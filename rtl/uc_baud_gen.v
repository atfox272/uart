==> flow/design.v <==
module uc_baud_gen #(
    parameter INTERNAL_CLOCK        = 125000000,
    parameter GENERATE_BD_4TX       = 1,
    parameter BAUDRATE_AMOUNT       = 8,
    parameter BAUDRATE_4800_ENC     = 0,
    parameter BAUDRATE_9600_ENC     = 1,
    parameter BAUDRATE_19200_ENC    = 2,
    parameter BAUDRATE_38400_ENC    = 3,
    parameter BAUDRATE_14400_ENC    = 4,
    parameter BAUDRATE_28800_ENC    = 5,
    parameter BAUDRATE_57600_ENC    = 6,
    parameter BAUDRATE_115200_ENC   = 7,
    parameter BAUDRATE_AMOUNT_W     = $clog2(BAUDRATE_AMOUNT),
    parameter BAUDRATE_DIV_1        = 4800,
    parameter COUNTER_DIV_MAX       = INTERNAL_CLOCK / BAUDRATE_DIV_1,
    parameter COUNTER_DIV_W         = $clog2(COUNTER_DIV_MAX)
)
(
    input clk,
    input                           transaction_en,
    input [BAUDRATE_AMOUNT_W - 1:0] baudrate_mux,
    output reg                      baudrate_clk_en,
    input rst_n
);
    localparam BD4800               = 4800;
    localparam BD9600               = 9600;
    localparam BD19200              = 19200;
    localparam BD38400              = 38400;
    localparam BD14400              = 14400;
    localparam BD28800              = 28800;
    localparam BD57600              = 57600;
    localparam BD115200             = 115200;
    localparam COUNTER_BD4800       = INTERNAL_CLOCK / BD4800;
    localparam COUNTER_BD9600       = INTERNAL_CLOCK / BD9600;
    localparam COUNTER_BD19200      = INTERNAL_CLOCK / BD19200;
    localparam COUNTER_BD38400      = INTERNAL_CLOCK / BD38400;
    localparam COUNTER_BD14400      = INTERNAL_CLOCK / BD14400;
    localparam COUNTER_BD28800      = INTERNAL_CLOCK / BD28800;
    localparam COUNTER_BD57600      = INTERNAL_CLOCK / BD57600;
    localparam COUNTER_BD115200     = INTERNAL_CLOCK / BD115200;
    reg  [COUNTER_DIV_W - 1:0]  counter_div;
    reg  [COUNTER_DIV_W - 1:0]  counter_div_load;
    wire [COUNTER_DIV_W - 1:0]  counter_div_decr;
    assign counter_div_decr = counter_div - 1;
    always @* begin
        case(baudrate_mux) 
            BAUDRATE_4800_ENC: begin
                counter_div_load <= COUNTER_BD4800 - 1;
            end
            BAUDRATE_9600_ENC: begin
                counter_div_load <= COUNTER_BD9600 - 1;
            end
            BAUDRATE_19200_ENC: begin
                counter_div_load <= COUNTER_BD19200 - 1;
            end
            BAUDRATE_38400_ENC: begin
                counter_div_load <= COUNTER_BD38400 - 1;
            end
            BAUDRATE_14400_ENC: begin
                counter_div_load <= COUNTER_BD14400 - 1;
            end
            BAUDRATE_28800_ENC: begin
                counter_div_load <= COUNTER_BD28800 - 1;
            end
            BAUDRATE_57600_ENC: begin
                counter_div_load <= COUNTER_BD57600 - 1;
            end
            BAUDRATE_115200_ENC: begin
                counter_div_load <= COUNTER_BD115200 - 1;
            end
        endcase
    end 
generate
if(GENERATE_BD_4TX) begin       : BLOCK_FOR_TX
    always @(posedge clk or negedge rst_n) begin
        if(!rst_n) begin
            baudrate_clk_en <= 0;
            counter_div <= 0;
        end 
        else begin
            if(transaction_en) begin
                if(counter_div == {COUNTER_DIV_W{1'b1}}) begin  
                    baudrate_clk_en <= 1;
                    counter_div <= counter_div_load;
                end 
                else begin
                    baudrate_clk_en <= 0;
                    counter_div <= counter_div_decr;
                end 
            end 
            else begin
                counter_div <= {COUNTER_DIV_W{1'b1}};        
                baudrate_clk_en <= 0;
            end
        end 
    end 
    end 
    else begin                      : BLOCK_FOR_RX
    always @(posedge clk or negedge rst_n) begin
        if(!rst_n) begin
            baudrate_clk_en <= 0;
            counter_div <= 0;
        end 
        else begin
            if(transaction_en) begin
                if(counter_div == {COUNTER_DIV_W{1'b1}}) begin  
                    baudrate_clk_en <= 1;
                    counter_div <= counter_div_load;
                end 
                else begin
                    baudrate_clk_en <= 0;
                    counter_div <= counter_div_decr;
                end 
            end 
            else begin
                counter_div <= {1'b0, counter_div_load[COUNTER_DIV_W - 1:1]};   
                baudrate_clk_en <= 0;
            end
        end 
    end 
end
endgenerate
endmodule    
# ---- From RTL to reports: uc_baud_gen
# What the tools print for uc_baud_gen, step after step.
# Lines are those of the file above, counted from 1.
# Cell names lack the library's common part.
# Not given: -
dict set report design {
  design {uc_baud_gen}
  clock {clk}
  cell_library {sky130hd}
  lib_corner {tt_025C_1v80}
}

# ---- Elaborated design
# Counts by Yosys on the flattened word-level netlist (proc, flatten, opt, wreduce; memories kept). Register bits leave out memories and registers merged into their read ports (data or address); mux counts leave out enables and synchronous resets folded into registers. Print and check cells are left out. Cells with the same type and inputs are merged into one.
# Yosys's memory passes give these memory sizes; they may raise the number of words (mostly to a power of two), join words into wider ones and drop unused or constant bits.
dict set report classes {
  n_mux 4
  add_sub_neg 1
  eq_ne 1
}
# operator count
set ops {}
lappend ops {{two-way mux 15 bit} 2}
lappend ops {{subtractor 15 x 1 -> 15 bit (second input constant)} 1}
lappend ops {{equality test 15 bit (second input constant)} 1}
lappend ops {{two-way mux 1 bit} 2}
dict set report word_totals {
  word_cells 9
  ff_bits 16
  mem_bits_ro 120
  memories 1
}
# name size word_bits rd write_ports line_no
set memory_table {}
lappend memory_table {{(no name shown)} 8 15 1 0 46} ;# case(baudrate_mux)

# ---- Logic depth
# Longest topological path by Yosys (ltp), each cell counted once; first at word level (registers and memories cut), then after technology mapping (sequential cells cut; the memories' decode and read muxes count).
dict set report logic_depth {
  word_depth 3
  abc_area 0
  depth_mapped 6
  mapped_depth_nobuf 6
}

# ---- Netlist
# Yosys stat after the flow's synthesis: flattened, memories mapped to cells. It holds for the ABC_AREA given above (unset counts as 0); a run with the other value may have another netlist.
# cell_type count
set types {}
lappend types {dfrtp_1 16}
lappend types {ha_1 10}
lappend types {xnor2_1 6}
lappend types {o21ai_0 10}
lappend types {nor2_1 11}
lappend types {xor2_1 4}
lappend types {nor3_1 6}
lappend types {inv_1 7}
lappend types {a21oi_1 5}
lappend types {nand4_1 3}
lappend types {nor2b_1 3}
lappend types {o311ai_0 2}
lappend types {a211oi_1 2}
lappend types {nand2_1 4}
lappend types {nand3_1 3}
lappend types {and2_1 2}
lappend types {nor4_1 2}
lappend types {nor4_2 1}
# Not listed: further types 18, cells in them 21.
dict set report mapped {
  cell_count 118
  yosys_area_um2 1079.8
  ffs 16
}

# ---- Worst setup path after synthesis
# OpenSTA on the mapped netlist: ideal clock, no wires. The path of least setup slack (recovery checks aside). Input and output delay are each 20% of the period. Register names are those of the netlist, which keeps one name where synthesis merged equal registers.
dict set report synth_timing {
  path_type {register to register}
  startpoint {register counter_div[0]}
  endpoint {register counter_div[14]}
  setup_time_ps 153
  period_ps 3640
  setup_slack_ps 1823
  stages 7
  path_delay_ps 1816
  t_arrival_ps 1663
  required_time_ps 3487
  n_path_buf 0
  synth_period_reached_ps 1817
}
# "path_delay_ps" is the arrival time less input delay plus setup time.
# "stages": output pins that drive a net of the path, with the launching flip-flop's if there is one; two outputs of one cell count as two.
# "synth_period_reached_ps" is the clock period less the worst setup slack; recovery checks do not enter. This is arithmetic on one report: input and output delays are still those of the set period (20% each).
# The rows between start and end are the longest chain of elaborated cells between them; the timing report does not say that the signal goes this way. Where chains are equally long, one stands for them.
# A line is the first line of the expression or statement that the cell stems from. Yosys adds cells for indexed reads and writes and turns some case tables into memories.
# A register here has more assigning lines than the two given.
dict set report synth_via {
  path_cell_list {dfrtp_1 > inv_1 > ha_1 > or4b_1 > nor4_1 > xnor2_1 > o211ai_1}
  elab_chain_cells 3
}
# item line_no
set synth_lines {}
lappend synth_lines {{from (decl)} 41} ;# reg  [COUNTER_DIV_W - 1:0]  counter_div;
lappend synth_lines {{from (assign)} 84} ;# counter_div <= counter_div_load;
lappend synth_lines {{from (assign)} 88} ;# counter_div <= counter_div_decr;
lappend synth_lines {{subtractor 15 x 1 -> 15 bit} 44} ;# assign counter_div_decr = counter_div - 1;
lappend synth_lines {{two-way mux 15 bit} 82} ;# if(counter_div == {COUNTER_DIV_W{1'b1}}) begin
lappend synth_lines {{two-way mux 15 bit} 81} ;# if(transaction_en) begin
lappend synth_lines {{to (assign)} 84}
lappend synth_lines {{to (assign)} 88}
lappend synth_lines {{to (decl)} 41}

# ---- Timing after layout
# From the final timing report of run 1: the path of least setup slack in the routed layout; clock arrival at registers is part of the times.
# The path's times are printed in steps of 10 ps; the period is the one set.
dict set report layout_timing {
  path_type {register to register}
  startpoint {register counter_div[0]}
  endpoint {register counter_div[12]}
  setup_time_ps 150
  setup_slack_ps -420
  n_path_buf 1
  required_time_ps 1830
  t_arrival_ps 2250
  stages 8
  period_ps 1690
}
# The rows between start and end are the longest chain of elaborated cells between them; the timing report does not say that the signal goes this way. Where chains are equally long, one stands for them.
# A register here has more assigning lines than the two given.
dict set report layout_via {
  path_cell_list {dfrtp_1 > buf_4 > inv_2 > ha_4 > or4b_4 > nor4_4 > xnor2_1 > o21ai_1}
  elab_chain_cells 3
}
# item line_no
set layout_lines {}
lappend layout_lines {{from (decl)} 41} ;# reg  [COUNTER_DIV_W - 1:0]  counter_div;
lappend layout_lines {{from (assign)} 84} ;# counter_div <= counter_div_load;
lappend layout_lines {{from (assign)} 88} ;# counter_div <= counter_div_decr;
lappend layout_lines {{subtractor 15 x 1 -> 15 bit} 44} ;# assign counter_div_decr = counter_div - 1;
lappend layout_lines {{two-way mux 15 bit} 82} ;# if(counter_div == {COUNTER_DIV_W{1'b1}}) begin
lappend layout_lines {{two-way mux 15 bit} 81} ;# if(transaction_en) begin
lappend layout_lines {{to (assign)} 84}
lappend layout_lines {{to (assign)} 88}
lappend layout_lines {{to (decl)} 41}

; Record of 2 stored runs of the RTL-to-layout flow on uc_baud_gen, platform sky130hd. The runs are unordered. Constraints: input delay and output delay 20% of the set period each, output load 0.01 pF.
; "worstPathTime_ps" = time allowed to the worst setup path (clock period - input delay - output delay, where it has them) - its slack; a late launch clock adds to it, a late capture clock takes from it.
; "power_total_w": no workload was simulated; the value follows from the tool's default switching activity.
; "worstPathTime_ps" is given in steps of 10 ps.

[run 1: settings]
period_ns = 1.69
CORE_UTILIZATION = 31
PLACE_DENSITY = 0.66
HOLD_SLACK_MARGIN = 0.28
CORE_ASPECT_RATIO = 1.08
CELL_PAD_IN_SITES_DETAIL_PLACEMENT = 2
ABC_AREA = 0
CAP_MARGIN = 20
CORE_MARGIN = 2
SLEW_MARGIN = 20
[run 1: results]
yosys_chip_area_um2 = 1079.8
setup_worst_slack_ps = -424
finish.utilization_pct = 55.2
dieArea_um2 = 3971.7
worstPathTime_ps = 2110
critical_path_type = register to register
timing.setup.tns_ps = -4005
power_total_w = 0.002817

[run 2: settings]
period_ns = 2.73
CAP_MARGIN = 20
CORE_MARGIN = 2
CORE_UTILIZATION = 40
SLEW_MARGIN = 20
[run 2: results]
yosys_chip_area_um2 = 1079.8
setup_worst_slack_ps = 703
finish.utilization_pct = 48.0
dieArea_um2 = 3131.0
worstPathTime_ps = 2030
critical_path_type = register to register
timing.setup.tns_ps = 0
power_total_w = 0.0009155
