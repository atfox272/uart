==> flow/design.v <==
module uc_rx #(
    parameter DATA_WIDTH = 8,
    parameter DATA_WIDTH_OPTION     = 4,
    parameter DATA_WIDTH_OPTION_1   = 5,
    parameter DATA_WIDTH_OPTION_2   = 6,
    parameter DATA_WIDTH_OPTION_3   = 7,
    parameter DATA_WIDTH_OPTION_4   = 8,
    parameter DATA_WIDTH_OPTION_W   = $clog2(DATA_WIDTH_OPTION),     
    parameter DATA_WIDTH_OPTION_1ENC= 2'b00,     
    parameter DATA_WIDTH_OPTION_2ENC= 2'b01,     
    parameter DATA_WIDTH_OPTION_3ENC= 2'b10,     
    parameter DATA_WIDTH_OPTION_4ENC= 2'b11,     
    parameter PARITY_OPTION         = 3,
    parameter PARITY_NOT_ENCODE     = 0,
    parameter PARITY_ODD_ENCODE     = 1,
    parameter PARITY_EVEN_ENCODE    = 2,
    parameter PARITY_OPTION_W       = $clog2(PARITY_OPTION),
    parameter STOP_BIT_OPTION       = 2,
    parameter STOP_BIT_1BIT         = 0,
    parameter STOP_BIT_2BIT         = 1,
    parameter STOP_BIT_OPTION_W     = $clog2(STOP_BIT_OPTION),
    parameter DATA_COUNTER_WIDTH    = $clog2(DATA_WIDTH)
) (
    input                               clk,
    input                               RX,
    input                               baudrate_clk_en,
    output                              transaction_en,
    output[DATA_WIDTH - 1:0]            data_out_rx,
    output                              fifo_wr,
    input [DATA_WIDTH_OPTION_W - 1:0]   data_width_option, 
    input [PARITY_OPTION_W - 1:0]       parity_option, 
    input [STOP_BIT_OPTION_W - 1:0]     stop_bit_option,
    output                              valid_data_flag,
    input   rst_n
);
    localparam IDLE_STATE   = 0;
    localparam RECV_STATE   = 1;
    localparam START_BIT_STATE  = 1;
    localparam DATA_STATE       = 2;
    localparam PARITY_STATE     = 4;
    localparam STOP_STATE       = 3;
    localparam START_BIT    = 1'b0;
    localparam STOP_BIT     = 1'b1;
    reg                             rx_state;
    reg [2:0]                       transaction_state;
    reg [DATA_WIDTH - 1:0]          rx_buffer;
    reg                             parity_buffer;
    reg                             fifo_wr_reg;
    reg [DATA_COUNTER_WIDTH - 1:0]  data_counter;
    wire[DATA_COUNTER_WIDTH - 1:0]  buffer_pointer_msb_first;
    wire[DATA_COUNTER_WIDTH - 1:0]  buffer_pointer_lsb_first;
    wire[DATA_COUNTER_WIDTH - 1:0]  buffer_pointer;
    wire[DATA_COUNTER_WIDTH - 1:0]  data_counter_decr;
    reg                             stop_bit_counter;
    wire                            stop_bit_counter_decr;
    reg  transaction_start_toggle;
    reg  transaction_stop_toggle;
    reg [DATA_COUNTER_WIDTH - 1:0] data_counter_load;
    reg                            parity_bit_load;
    reg                            stop_bit_counter_load;
    assign transaction_en = transaction_start_toggle ^ transaction_stop_toggle;
    assign data_out_rx = rx_buffer;
    assign data_counter_decr = data_counter - 1;
    assign stop_bit_counter_decr = stop_bit_counter - 1;
    assign valid_data_flag = (parity_bit_load == parity_buffer) | (parity_option == PARITY_NOT_ENCODE);
    assign buffer_pointer_msb_first = data_counter;
    assign buffer_pointer_lsb_first = ~data_counter;
    assign buffer_pointer = (1'b1) ? buffer_pointer_lsb_first : buffer_pointer_msb_first;
    always @* begin
        case(data_width_option) 
            DATA_WIDTH_OPTION_1ENC: begin
                data_counter_load <= DATA_WIDTH_OPTION_1 - 1;    
            end 
            DATA_WIDTH_OPTION_2ENC: begin
                data_counter_load <= DATA_WIDTH_OPTION_2 - 1;    
            end 
            DATA_WIDTH_OPTION_3ENC: begin
                data_counter_load <= DATA_WIDTH_OPTION_3 - 1;    
            end 
            DATA_WIDTH_OPTION_4ENC: begin
                data_counter_load <= DATA_WIDTH_OPTION_4 - 1;    
            end 
        endcase
        case(parity_option) 
            PARITY_NOT_ENCODE: begin
                parity_bit_load = 1'b0;
            end
            PARITY_ODD_ENCODE: begin
                parity_bit_load = ~(^rx_buffer);
            end
            PARITY_EVEN_ENCODE: begin
                parity_bit_load = (^rx_buffer);
            end
            default: begin
                parity_bit_load = 1'b0;
            end 
        endcase
        case(stop_bit_option)
            STOP_BIT_1BIT: begin
                stop_bit_counter_load = 1'b0;
            end
            STOP_BIT_2BIT: begin
                stop_bit_counter_load = 1'b1;
            end
        endcase
    end
    assign fifo_wr = (!transaction_en) & (rx_state == RECV_STATE);
    always @(posedge clk or negedge rst_n) begin
        if(!rst_n) begin
            rx_state <= IDLE_STATE;
            transaction_start_toggle <= 0;
        end 
        else begin
            case(rx_state) 
                IDLE_STATE: begin
                    if(RX == START_BIT) begin
                        rx_state <= RECV_STATE;
                        transaction_start_toggle <= ~transaction_stop_toggle;
                    end
                end 
                RECV_STATE: begin
                    if(!transaction_en) begin
                        rx_state <= IDLE_STATE;
                    end 
                end
            endcase
        end
    end 
    always @(posedge clk or negedge rst_n) begin
        if(!rst_n) begin
            transaction_state <= IDLE_STATE;
            transaction_stop_toggle <= 0;
            parity_buffer <= 0;
            rx_buffer <= 0;
        end 
        else if(rx_state == RECV_STATE & baudrate_clk_en) begin
            case(transaction_state)
                IDLE_STATE: begin
                    transaction_state <= START_BIT_STATE;
                    data_counter <= data_counter_load;
                    stop_bit_counter <= stop_bit_counter_load;
                end 
                START_BIT_STATE: begin
                    transaction_state <= DATA_STATE;
                    rx_buffer[buffer_pointer] <= RX; 
                    data_counter <= data_counter_decr;
                end 
                DATA_STATE: begin
                    if(data_counter == {DATA_COUNTER_WIDTH{1'b1}}) begin    
                        if(parity_option == PARITY_NOT_ENCODE) begin
                            transaction_state <= IDLE_STATE;
                            transaction_stop_toggle <= transaction_start_toggle;
                        end 
                        else begin
                            transaction_state <= PARITY_STATE;
                            parity_buffer <= RX;
                        end
                        data_counter <= data_counter_load;
                    end 
                    else begin
                        rx_buffer[buffer_pointer] <= RX; 
                        data_counter <= data_counter_decr;
                    end
                end 
                PARITY_STATE: begin
                    transaction_state <= IDLE_STATE;
                    transaction_stop_toggle <= transaction_start_toggle;        
                end 
                STOP_STATE: begin
                transaction_state <= IDLE_STATE;
                transaction_stop_toggle <= transaction_start_toggle;
                end
                default: begin
                transaction_state <= IDLE_STATE;
                transaction_stop_toggle <= transaction_start_toggle;
                end
            endcase 
        end 
    end 
endmodule
== Step by step through the tools: uc_rx ==
Tool output for the design above, in the order of the flow.
Lines are those of the file above, counted from 1.
Operators: Yosys type, input widths -> output width; for muxes data width and select width s.
Cell names lack the library's common part.
The mark n/a stands for no value.
Design
  top module: uc_rx
  clock port: clk
  cell library: sky130hd
  library corner: tt_025C_1v80

== Word-level counts ==
Source: Yosys, flattened and elaborated, memories not mapped. Widths are those after wreduce. Registers that Yosys merges into a memory's read port (data or address) are not register bits. Print and check cells do not count. Equal cells are merged and count once.
Bit counts
  register bits after elaboration: 18
  input port bits: 9
  output and inout port bits: 11
  cells after elaboration: 66
Operators by class
  add/sub/neg operators: 2
  equality and inequality tests: 12
  shift-type cells: 2
  multiplexer cells: 15
  bitwise logic cells: 14
  reductions and logical operators: 14
Operators by type and width (count)
  $pmux 3 s3: 2
  $pmux 8 s2: 1
  $pmux 3 s4: 1
  $mux 3: 3
  $shift 1x4->8: 1
  $shift 1x4->8 const A: 1
  $reduce_and 4->1: 2
  $and 8x8->8: 1
  $or 8x8->8: 1
  $not 8->8: 1
  $reduce_xor 8->1: 1
  $mux 8: 1
  $not 1->1: 6
  $eq 2x2->1 const B: 3
  $ne 2x2->1 const B: 3
  $reduce_and 3->1: 2
  $pmux 1 s2: 3
  $eq 2x1->1 const B: 2
  $logic_not 2->1: 2
  $reduce_and 2->1: 2
  $neg 3->4: 1
  $mux 1: 4
  $sub 3x1->3 const B: 1
  $eq 3x1->1 const B: 1
  $eq 3x2->1 const B: 1
  $eq 3x3->1 const B: 1
  $not 3->3: 1
  $logic_not 3->1: 1
Other operator kinds: 8; their cells: 9.

== Longest topological paths ==
Longest topological path by Yosys (ltp), each cell counted once; first at word level (registers and memories cut), then after technology mapping (sequential cells cut; the memories' decode and read muxes count).
Depth
  depth in word-level cells: 8
  ABC_AREA: 0
  gate-level depth with buffers: 8

== Mapped cells and area ==
The flow's flattened synthesis, as Yosys stat reports it; memories are mapped. The netlist is that of the ABC_AREA named above (0 if unset); the other value can give another one.
Mapped netlist
  cells in the netlist: 102
  chip area (Yosys): 1101.1 sq um
  mapped flip-flops: 19
  buffers: 3
Cell types
  dfrtp_1: count 15, total area 375.36 sq um
  edfxtp_1: count 3, total area 90.086 sq um
  xnor2_1: count 9, total area 78.826 sq um
  ha_1: count 6, total area 75.072 sq um
  mux2_2: count 6, total area 67.565 sq um
  a22o_1: count 7, total area 61.309 sq um
  nand2_1: count 15, total area 56.304 sq um
  dfstp_2: count 1, total area 26.275 sq um
  nor2_1: count 7, total area 26.275 sq um
  nor4b_4: count 1, total area 23.773 sq um
  a221o_1: count 2, total area 20.019 sq um
  nor3b_4: count 1, total area 18.768 sq um
  inv_1: count 4, total area 15.014 sq um
  o21ai_0: count 3, total area 15.014 sq um
  and2_1: count 2, total area 12.512 sq um
  and3_1: count 2, total area 12.512 sq um
  mux2_1: count 1, total area 11.261 sq um
  a21oi_1: count 2, total area 10.01 sq um
Not listed: further types 14, cells in them 15.

== Path before layout ==
OpenSTA on the mapped netlist: ideal clock, no wires. The path of least setup slack (recovery checks aside). Input and output delay are each 20% of the period. Register names are those of the netlist, which keeps one name where synthesis merged equal registers.
Path post-synthesis
  kind: register to register
  start point: register data_counter[0]
  end point: register rx_buffer[0]
  period: 1.95 ns
  arrival time: 1.968 ns
  data required time: 1.822 ns
  path slack: -0.146 ns
  delay of the path: 2.096 ns
  stages: 8
  path buffers: 1
  synthesis period reached: 2.096 ns
"delay of the path" = arrival - input delay + setup time.
"stages" counts driving pins, that of a launching flip-flop among them; a cell with two outputs on the path counts twice.
"synthesis period reached" = period - worst setup slack (recovery checks aside). The figure is calculated, with input and output delays left at 20% of the set period.
The rows between start and end are the longest chain of elaborated cells between them; the timing report does not say that the signal goes this way. Where chains are equally long, one stands for them.
Each line given opens the expression or statement behind the cell; cells for indexed reads and writes are added by Yosys, which also makes memories of some case tables.
A register here has more assigning lines than the two given.
Between the ends, post-synthesis
  cells stage by stage: edfxtp_1 > ha_1 > ha_1 > buf_2 > a21oi_2 > nor3b_4 > nor4b_4 > mux2_1
  cells in the longest elaborated chain: 8
  elaborated cells between the ends (all ways): 12
  those cells by class: add/sub (1); eq/ne (2); shift (2); mux (2); logic (4); reduce/logical (1)
Ends and longest elaborated chain, post-synthesis
  from (decl): RTL line 49  | reg [DATA_COUNTER_WIDTH - 1:0]  data_counter;
  from (assign): RTL line 140  | data_counter <= data_counter_load;
  from (assign): RTL line 146  | data_counter <= data_counter_decr;
  $not 3->3: RTL line 67  | assign buffer_pointer_lsb_first = ~data_counter;
  $neg 3->4: RTL line 161  | rx_buffer[buffer_pointer] <= RX;
  $shift 1x4->8: RTL line 161
  $not 8->8: RTL line 161
  $and 8x8->8: RTL line 161
  $or 8x8->8: RTL line 161
  $mux 8: RTL line 149  | if(data_counter == {DATA_COUNTER_WIDTH{1'b1}}) begin
  $pmux 8 s2: RTL line 137  | case(transaction_state)
  to (assign): RTL line 134  | rx_buffer <= 0;
  to (assign): RTL line 145  | rx_buffer[buffer_pointer] <= RX;
  to (decl): RTL line 46  | reg [DATA_WIDTH - 1:0]          rx_buffer;

== Timing after layout ==
Path of least setup slack in the final report of record 1 (OpenROAD, finished layout, wires in). Where an end is a register, its clock arrival counts in the times.
Path post-layout
  kind: register to output
  start point: register rx_buffer[0]
  end point: output valid_data_flag
  period: 1.62 ns
  external output delay: 0.32 ns
  arrival time: 1.90 ns
  data required time: 1.30 ns
  path slack: -0.61 ns
  stages: 7
  path buffers: 1
The rows between start and end are the longest chain of elaborated cells between them; the timing report does not say that the signal goes this way. Where chains are equally long, one stands for them.
A register here has more assigning lines than the two given.
Between the ends, post-layout
  cells stage by stage: dfrtp_1 > xnor2_2 > xnor2_2 > xnor2_2 > mux2_2 > a22oi_2 > buf_2
  cells in the longest elaborated chain: 5
  elaborated cells between the ends (all ways): 5
  those cells by class: eq/ne (1); mux (1); logic (2); reduce/logical (1)
Ends and longest elaborated chain, post-layout
  from (decl): RTL line 46  | reg [DATA_WIDTH - 1:0]          rx_buffer;
  from (assign): RTL line 134  | rx_buffer <= 0;
  from (assign): RTL line 145  | rx_buffer[buffer_pointer] <= RX;
  $reduce_xor 8->1: RTL line 89  | parity_bit_load = ~(^rx_buffer);
  $not 1->1: RTL line 89
  $pmux 1 s2: RTL line 84  | case(parity_option)
  $eq 1x1->1: RTL line 65  | assign valid_data_flag = (parity_bit_load == parity_buffer) | (parity_option == PARITY_NOT_ENCODE);
  $or 1x1->1: RTL line 65
  to (decl): RTL line 33  | output                              valid_data_flag,

Wiki page: uc_rx / flow data

Record of 2 stored runs of the RTL-to-layout flow on uc_rx, platform sky130hd. The runs are unordered. Constraints: input delay and output delay 20% of the set period each, output load 0.01 pF.
By "clock period achieved" is meant the clock period of the run minus its worst setup slack. This is arithmetic on one report: input and output delays are still those of the set period (20% each).
"time used up by the worst setup path" means the part of the period allowed to the worst setup path (the constraints hold back 20% at inputs and 20% at outputs) less its slack; where the path has registers, the arrival times of their clocks count too.
"power consumption" is the tool's figure for a default switching activity; nothing was simulated.

==> record 1: settings <==
{ "period_ns": 1.62, "CORE_UTILIZATION": 40, "PLACE_DENSITY": 0.36, "CORE_ASPECT_RATIO": 0.72, "CELL_PAD_IN_SITES_DETAIL_PLACEMENT": 1, "TNS_END_PERCENT": 20, "GPL_TIMING_DRIVEN": 1, "SLEW_MARGIN": 0, "MAX_ROUTING_LAYER": "met4", "CAP_MARGIN": 20, "CORE_MARGIN": 2 }
==> record 1: results <==
netlist area reported by Yosys: 1101.1 sq um
total negative setup slack: -1.889 ns
worst hold slack after layout: 0.491 ns
time used up by the worst setup path: 1.90 ns
class of the worst setup path: register to output
utilization in the final report: 0.643
full die area: 3194.1 sq um
power consumption: 1.224 mW
lowest setup slack: -0.607 ns
standard-cell area after layout: 1711.6 sq um
clock period achieved: 2.227 ns

==> record 2: settings <==
{ "period_ns": 2.39, "CORE_UTILIZATION": 28, "CAP_MARGIN": 20, "CORE_MARGIN": 2, "SLEW_MARGIN": 20 }
==> record 2: results <==
clock period achieved: 2.328 ns
time used up by the worst setup path: 1.85 ns
class of the worst setup path: register to output
lowest setup slack: 0.062 ns
standard-cell area after layout: 1524.0 sq um
netlist area reported by Yosys: 1101.1 sq um
power consumption: 0.7984 mW
total negative setup slack: 0.000 ns
utilization in the final report: 0.41
worst hold slack after layout: 0.485 ns
full die area: 4450.2 sq um
