==> flow/design.v <==
module uc_tx #(
    parameter DATA_WIDTH            = 8,
    parameter DATA_WIDTH_OPTION     = 4,
    parameter DATA_WIDTH_OPTION_1   = 5,
    parameter DATA_WIDTH_OPTION_2   = 6,
    parameter DATA_WIDTH_OPTION_3   = 7,
    parameter DATA_WIDTH_OPTION_4   = 8,
    parameter DATA_WIDTH_OPTION_W   = $clog2(DATA_WIDTH_OPTION),     
    parameter DATA_WIDTH_OPTION_1ENC= 2'b00,     
    parameter DATA_WIDTH_OPTION_2ENC= 2'b01,     
    parameter DATA_WIDTH_OPTION_3ENC= 2'b10,     
    parameter DATA_WIDTH_OPTION_4ENC= 2'b11,     
    parameter PARITY_OPTION         = 3,
    parameter PARITY_NOT_ENCODE     = 2'b00,
    parameter PARITY_ODD_ENCODE     = 2'b10,
    parameter PARITY_EVEN_ENCODE    = 2'b11,
    parameter PARITY_OPTION_W       = $clog2(PARITY_OPTION),
    parameter STOP_BIT_OPTION       = 2,
    parameter STOP_BIT_1BIT         = 0,
    parameter STOP_BIT_2BIT         = 1,
    parameter STOP_BIT_OPTION_W     = $clog2(STOP_BIT_OPTION),
    parameter DATA_COUNTER_WIDTH    = $clog2(DATA_WIDTH)
)
(
    input                               clk,
    output                              TX,
    input                               baudrate_clk_en,
    output                              transaction_en,
    input [DATA_WIDTH - 1:0]            data_in_tx,
    input                               fifo_available,   
    output                              fifo_rd,
    input [DATA_WIDTH_OPTION_W - 1:0]   data_width_option, 
    input [PARITY_OPTION_W - 1:0]       parity_option, 
    input [STOP_BIT_OPTION_W - 1:0]     stop_bit_option,
    input                       rst_n
);
    localparam IDLE_STATE       = 0;
    localparam TRANS_STATE      = 1;
    localparam START_BIT_STATE  = 1;
    localparam DATA_STATE       = 2;
    localparam PARITY_STATE     = 3;
    localparam STOP_STATE       = 4;
    localparam START_BIT        = 1'b0; 
    localparam STOP_BIT         = 1'b1; 
    reg [2:0]                       tx_state;
    reg [2:0]                       transaction_state;
    reg                             TX_reg;
    reg [DATA_WIDTH - 1:0]          tx_buffer;
    wire                            cur_bit;
    reg [DATA_COUNTER_WIDTH - 1:0]  data_counter;
    wire[DATA_COUNTER_WIDTH - 1:0]  data_counter_decr;
    wire[DATA_COUNTER_WIDTH - 1:0]  buffer_pointer_msb_first;
    wire[DATA_COUNTER_WIDTH - 1:0]  buffer_pointer_lsb_first;
    wire[DATA_COUNTER_WIDTH - 1:0]  buffer_pointer;
    reg                             stop_bit_counter;
    wire                            stop_bit_counter_decr;
    reg fifo_rd_reg;
    reg  transaction_start_toggle;
    reg  transaction_stop_toggle;
    reg [DATA_COUNTER_WIDTH - 1:0] data_counter_load;
    reg                            parity_bit_load;
    reg                            stop_bit_counter_load;
    always @* begin
        case(data_width_option) 
            DATA_WIDTH_OPTION_1ENC: begin
                data_counter_load <= DATA_WIDTH_OPTION_1 - 1;    
            end 
            DATA_WIDTH_OPTION_2ENC: begin
                data_counter_load <= DATA_WIDTH_OPTION_2 - 1;    
            end 
            DATA_WIDTH_OPTION_3ENC: begin
                data_counter_load <= DATA_WIDTH_OPTION_3 - 1;    
            end 
            DATA_WIDTH_OPTION_4ENC: begin
                data_counter_load <= DATA_WIDTH_OPTION_4 - 1;    
            end 
        endcase
        case(parity_option) 
            PARITY_NOT_ENCODE: begin
                parity_bit_load = 1'b0;
            end
            PARITY_ODD_ENCODE: begin
                parity_bit_load = ~(^tx_buffer);
            end
            PARITY_EVEN_ENCODE: begin
                parity_bit_load = (^tx_buffer);
            end
            default: begin
                parity_bit_load = 1'b0;
            end 
        endcase
        case(stop_bit_option)
            STOP_BIT_1BIT: begin
                stop_bit_counter_load = 1'b0;
            end
            STOP_BIT_2BIT: begin
                stop_bit_counter_load = 1'b1;
            end
        endcase
    end 
    assign TX = TX_reg;
    assign cur_bit = tx_buffer[buffer_pointer];
    assign data_counter_decr = data_counter - 1;
    assign stop_bit_counter_decr = ~stop_bit_counter;
    assign transaction_en = transaction_start_toggle ^ transaction_stop_toggle;
    assign fifo_rd = fifo_rd_reg;
    assign buffer_pointer_msb_first = data_counter;
    assign buffer_pointer_lsb_first = ~data_counter;
    assign buffer_pointer = (1'b1) ? buffer_pointer_lsb_first : buffer_pointer_msb_first;
    always @(posedge clk or negedge rst_n) begin
        if(!rst_n) begin
            tx_state <= IDLE_STATE;
            fifo_rd_reg <= 0;
            transaction_start_toggle <= 1'b0;    
        end 
        else begin
        case(tx_state) 
            IDLE_STATE: begin
                if(fifo_available) begin
                    tx_state <= TRANS_STATE;
                    tx_buffer <= data_in_tx;                                    
                    transaction_start_toggle <= ~transaction_stop_toggle;    
                    fifo_rd_reg <= 1;
                end
            end 
            TRANS_STATE: begin
                tx_state <= (transaction_en) ? tx_state : IDLE_STATE ;
                fifo_rd_reg <= 0;
            end 
        endcase 
        end
    end 
    always @(posedge clk or negedge rst_n) begin
        if(!rst_n) begin
            transaction_state <= IDLE_STATE;
            TX_reg <= 1;
            data_counter <= 0;
            transaction_stop_toggle <= 1'b0;
        end
        else if(tx_state == TRANS_STATE & baudrate_clk_en) begin
            case(transaction_state)
                IDLE_STATE: begin
                    transaction_state <= START_BIT_STATE;
                    data_counter <= data_counter_load;
                    stop_bit_counter <= stop_bit_counter_load;
                    TX_reg <= START_BIT;
                end 
                START_BIT_STATE: begin
                    transaction_state <= DATA_STATE;
                    TX_reg <= cur_bit;
                    data_counter <= data_counter_decr;
                end 
                DATA_STATE: begin
                    if(data_counter == {DATA_COUNTER_WIDTH{1'b1}}) begin    
                        if(parity_option == PARITY_NOT_ENCODE) begin
                            transaction_state <= STOP_STATE;
                            TX_reg <= STOP_BIT;
                        end 
                        else begin
                            transaction_state <= PARITY_STATE;
                            TX_reg <= parity_bit_load;
                        end
                        data_counter <= data_counter_load;   
                    end 
                    else begin
                        TX_reg <= cur_bit;
                        data_counter <= data_counter_decr;
                    end
                end 
                PARITY_STATE: begin
                    transaction_state <= STOP_STATE;
                    TX_reg <= STOP_BIT;
                end
                STOP_STATE: begin
                    if(stop_bit_counter == {1{1'b0}}) begin     
                        transaction_state <= IDLE_STATE;
                        stop_bit_counter <= stop_bit_counter_load;
                        transaction_stop_toggle <= transaction_start_toggle;
                    end
                    else begin
                        stop_bit_counter <= stop_bit_counter_decr;
                    end 
                end
            endcase 
        end 
    end 
endmodule
==> Reports on uc_tx <==
Tool output for the design above, in the order of the flow.
Line numbers count from 1 in the design file above.
Library cell names are shortened.
{ "design": {"design": "uc_tx", "clock_port": "clk", "lib": "sky130hd", "corner": "tt_025C_1v80"} }

==> Elaborated design <==
Counts by Yosys on the flattened word-level netlist (proc, flatten, opt, wreduce; memories kept). Register bits leave out memories and registers merged into their read ports (data or address). Print and check cells are left out. Cells with the same type and inputs are merged into one.
{ "word_totals": {"output_inout_bits": 3, "inputBits": 17, "elab_cells": 71, "ff_bits": 22} }
{ "classes": {"n_eq": 15, "muxes": 19, "n_addsub": 1, "n_reduce_logical": 19, "shifts": 1, "bitwise": 7} }
{ "op_table": {"columns": ["op", "n"], "rows": [
  ["3-bit 2-to-1 mux", 6],
  ["3-bit parallel mux with 5-bit select", 1],
  ["3-bit AND reduction", 4],
  ["3-bit parallel mux with 4-bit select", 1],
  ["3-bit parallel mux with 3-bit select", 1],
  ["2-bit == test (second input constant)", 4],
  ["2-bit inequality test (second input constant)", 4],
  ["2-bit AND reduction", 4],
  ["8-bit by 3-bit indexed select with 1-bit output", 1],
  ["8-bit XOR reduction", 1],
  ["1-bit parallel mux with 2-bit select", 4],
  ["3-bit by 1-bit == test with 1-bit output (second input constant)", 2],
  ["3-bit by 2-bit == test with 1-bit output (second input constant)", 2],
  ["3-bit == test (second input constant)", 2],
  ["3-bit zero test", 2],
  ["3-bit parallel mux with 2-bit select", 1],
  ["5-bit nonzero test", 1],
  ["1-bit inverter", 4],
  ["2-bit zero test", 2],
  ["2-bit nonzero test", 2],
  ["4-bit AND reduction", 1],
  ["4-bit nonzero test", 1],
  ["1-bit parallel mux with 4-bit select", 1],
  ["1-bit 2-to-1 mux", 4],
  ["3-bit by 1-bit subtractor with 3-bit output (second input constant)", 1],
  ["3-bit inverter", 1],
  ["3-bit nonzero test", 1],
  ["2-bit by 1-bit == test with 1-bit output (second input constant)", 1]
]} }
Not listed: further kinds 2, cells in them 2.

==> Logic depth <==
Longest topological path by Yosys (ltp), each cell counted once; first at word level (registers and memories cut), then after technology mapping (sequential cells cut; the memories' decode and read muxes count).
{ "depth": {"ltp_word": 6, "ABC_AREA": 0, "mapped_depth": 6, "depth_no_buf": 6} }

==> After synthesis <==
The flow's flattened synthesis, as Yosys stat reports it; memories are mapped. The netlist is that of the ABC_AREA named above (0 if unset); the other value can give another one.
Totals and module areas in this step are rounded.
{ "types": {"columns": ["cell_type", "n", "type_area_um2"], "rows": [
  ["dfrtp_1", 11, 275.264],
  ["edfxtp_1", 9, 270.259],
  ["nand2_1", 18, 67.565],
  ["dfstp_2", 2, 52.55],
  ["xnor2_1", 6, 52.55],
  ["o21ai_0", 10, 50.048],
  ["mux4_2", 2, 45.043],
  ["nor2_1", 8, 30.029],
  ["ha_1", 2, 25.024],
  ["mux2_2", 2, 22.522],
  ["inv_1", 5, 18.768],
  ["xor2_1", 2, 17.517],
  ["a211oi_1", 2, 15.014],
  ["a21oi_1", 3, 15.014],
  ["nand3_1", 3, 15.014],
  ["nand2b_1", 2, 12.512],
  ["a211o_1", 1, 8.758],
  ["a21o_2", 1, 8.758]
]} }
Other cell types: 12; their cells: 12.
{ "synth_totals": {"n_buf": 0, "stdcells": 101, "yosys_area_mm2": 0.0011, "ff_cells": 22} }

==> Timing after synthesis <==
Source: OpenSTA report_checks on the synthesized netlist (no wires, ideal clock, input and output delay 20% of the period each), path of least setup slack; recovery checks are left aside. Register names are those of the netlist, which keeps one name where synthesis merged equal registers.
{ "synth_timing": {"path_type": "flip-flop to flip-flop", "startpoint": "reg data_counter[0]", "endpoint": "reg TX_reg", "period_ns": 1.77, "t_arrival_ns": 1.388, "stages": 7, "n_path_buf": 0, "delay_ns": 1.460, "slack_ns": 0.310, "t_first_pin_ns": 0.000, "required_time_ns": 1.698, "period_less_setup_slack_ns": 1.46} }
"delay_ns" is the arrival time less input delay plus setup time.
"stages": output pins that drive a net of the path, with the launching flip-flop's if there is one; two outputs of one cell count as two.
"period_less_setup_slack_ns" = period - worst setup slack (recovery checks aside). The figure is calculated, with input and output delays left at 20% of the set period.
The rows between start and end are the longest chain of elaborated cells between them; the timing report does not say that the signal goes this way. Where chains are equally long, one stands for them.
Each line given opens the expression or statement behind the cell; cells for indexed reads and writes are added by Yosys, which also makes memories of some case tables.
At most two assigning lines are given for a register; there are more.
{ "synth_via": {"cell_sequence": "dfrtp_1 ha_1 nand2_1 or4_1 nand2_1 a211oi_1 o21ai_1", "elab_chain_cells": 4, "cells_between": 5, "lines_between": 4, "cone_classes": "1 x eq/ne; 1 x shift; 2 x mux; 1 x logic"} }
{ "synth_lines": {"columns": ["element", "line_no", "text"], "rows": [
  ["start, declared", 50, "reg [DATA_COUNTER_WIDTH - 1:0]  data_counter;"],
  ["start, assigned", 144, "data_counter <= data_counter_load;"],
  ["start, assigned", 151, "data_counter <= data_counter_decr;"],
  ["3-bit inverter", 108, "assign buffer_pointer_lsb_first = ~data_counter;"],
  ["8-bit by 3-bit indexed select with 1-bit output", 102, "assign cur_bit = tx_buffer[buffer_pointer];"],
  ["1-bit 2-to-1 mux", 154, "if(data_counter == {DATA_COUNTER_WIDTH{1'b1}}) begin"],
  ["1-bit parallel mux with 4-bit select", 141, "case(transaction_state)"],
  ["end, assigned", 150, "TX_reg <= cur_bit;"],
  ["end, assigned", 161, "TX_reg <= parity_bit_load;"],
  ["end, declared", 47, "reg                             TX_reg;"]
]} }

==> Timing after layout <==
From the final timing report of entry A: the path of least setup slack in the routed layout; clock arrival at registers is part of the times.
{ "layout_timing": {"path_type": "flip-flop to flip-flop", "startpoint": "reg tx_buffer[3]", "endpoint": "reg TX_reg", "t_first_pin_ns": 0.27, "stages": 6, "period_ns": 0.879, "slack_ns": -0.61, "t_arrival_ns": 1.70, "required_time_ns": 1.08, "n_path_buf": 0} }
The rows between start and end are the longest chain of elaborated cells between them; the timing report does not say that the signal goes this way. Where chains are equally long, one stands for them.
At most two assigning lines are given for a register; there are more.
{ "layout_via": {"cell_sequence": "edfxtp_1 xnor2_1 xnor2_1 xnor2_1 mux2_4 o21ai_2", "elab_chain_cells": 6, "cells_between": 7, "cone_classes": "1 x shift; 4 x mux; 1 x logic; 1 x reduce/logical"} }
{ "layout_lines": {"columns": ["element", "line_no", "text"], "rows": [
  ["start, declared", 48, "reg [DATA_WIDTH - 1:0]          tx_buffer;"],
  ["start, assigned", 121, "tx_buffer <= data_in_tx;"],
  ["8-bit XOR reduction", 83, "parity_bit_load = ~(^tx_buffer);"],
  ["1-bit inverter", 83, null],
  ["1-bit parallel mux with 2-bit select", 78, "case(parity_option)"],
  ["1-bit 2-to-1 mux", 155, "if(parity_option == PARITY_NOT_ENCODE) begin"],
  ["1-bit 2-to-1 mux", 154, "if(data_counter == {DATA_COUNTER_WIDTH{1'b1}}) begin"],
  ["1-bit parallel mux with 4-bit select", 141, "case(transaction_state)"],
  ["end, assigned", 150, "TX_reg <= cur_bit;"],
  ["end, assigned", 161, "TX_reg <= parity_bit_load;"],
  ["end, declared", 47, "reg                             TX_reg;"]
]} }

## Implementation results

2 stored runs of uc_tx in the flow (synthesis by Yosys, layout by OpenROAD, sky130hd cells), in arbitrary order. Constraints: input delay and output delay 20% of the set period each, output load 0.01 pF.
By "reached clock period" is meant the clock period of the run minus its worst setup slack. This is arithmetic on one report: input and output delays are still those of the set period (20% each).
"time used up by the worst setup path" is the time allowed to the run's worst setup path (the clock period less input and output delay, where it has them) less its slack. Clock arrival times count: a late capture clock shortens it, a late launch clock lengthens it.
"total power after layout" rests on the timing tool's default activity at the inputs, not on a simulated workload.
Values from the reports are rounded here.

==> entry A: settings <==
{ "period_ns": 0.879, "CORE_UTILIZATION": 22, "PLACE_DENSITY_LB_ADDON": 0.1, "CORE_ASPECT_RATIO": 0.73, "CELL_PAD_IN_SITES_DETAIL_PLACEMENT": 1, "TNS_END_PERCENT": 35, "CTS_CLUSTER_SIZE": 48, "CTS_CLUSTER_DIAMETER": 398, "MIN_ROUTING_LAYER": "met1", "CAP_MARGIN": 20, "CORE_MARGIN": 2, "SLEW_MARGIN": 20 }
==> entry A: results <==
chip area after synthesis (Yosys): 0.0011 mm^2
die area: 0.0055 mm^2
standard-cell area after routing: 0.0018 mm^2
utilization in the final report: 39%
setup slack of the worst path: -0.61 ns
total negative slack on setup checks: -7.6 ns
total power after layout: 5.6 mW
reached clock period: 1.493 ns
time used up by the worst setup path: 1.49 ns
worst setup path kind: flip-flop to flip-flop

==> entry B: settings <==
{ "period_ns": 1.59, "CORE_UTILIZATION": 17, "CAP_MARGIN": 20, "CORE_MARGIN": 2, "SLEW_MARGIN": 20 }
==> entry B: results <==
chip area after synthesis (Yosys): 0.0011 mm^2
die area: 0.007 mm^2
standard-cell area after routing: 0.0015 mm^2
utilization in the final report: 25%
setup slack of the worst path: 0.060 ns
total negative slack on setup checks: 0.000 ns
total power after layout: 2.3 mW
reached clock period: 1.530 ns
time used up by the worst setup path: 1.53 ns
worst setup path kind: flip-flop to flip-flop
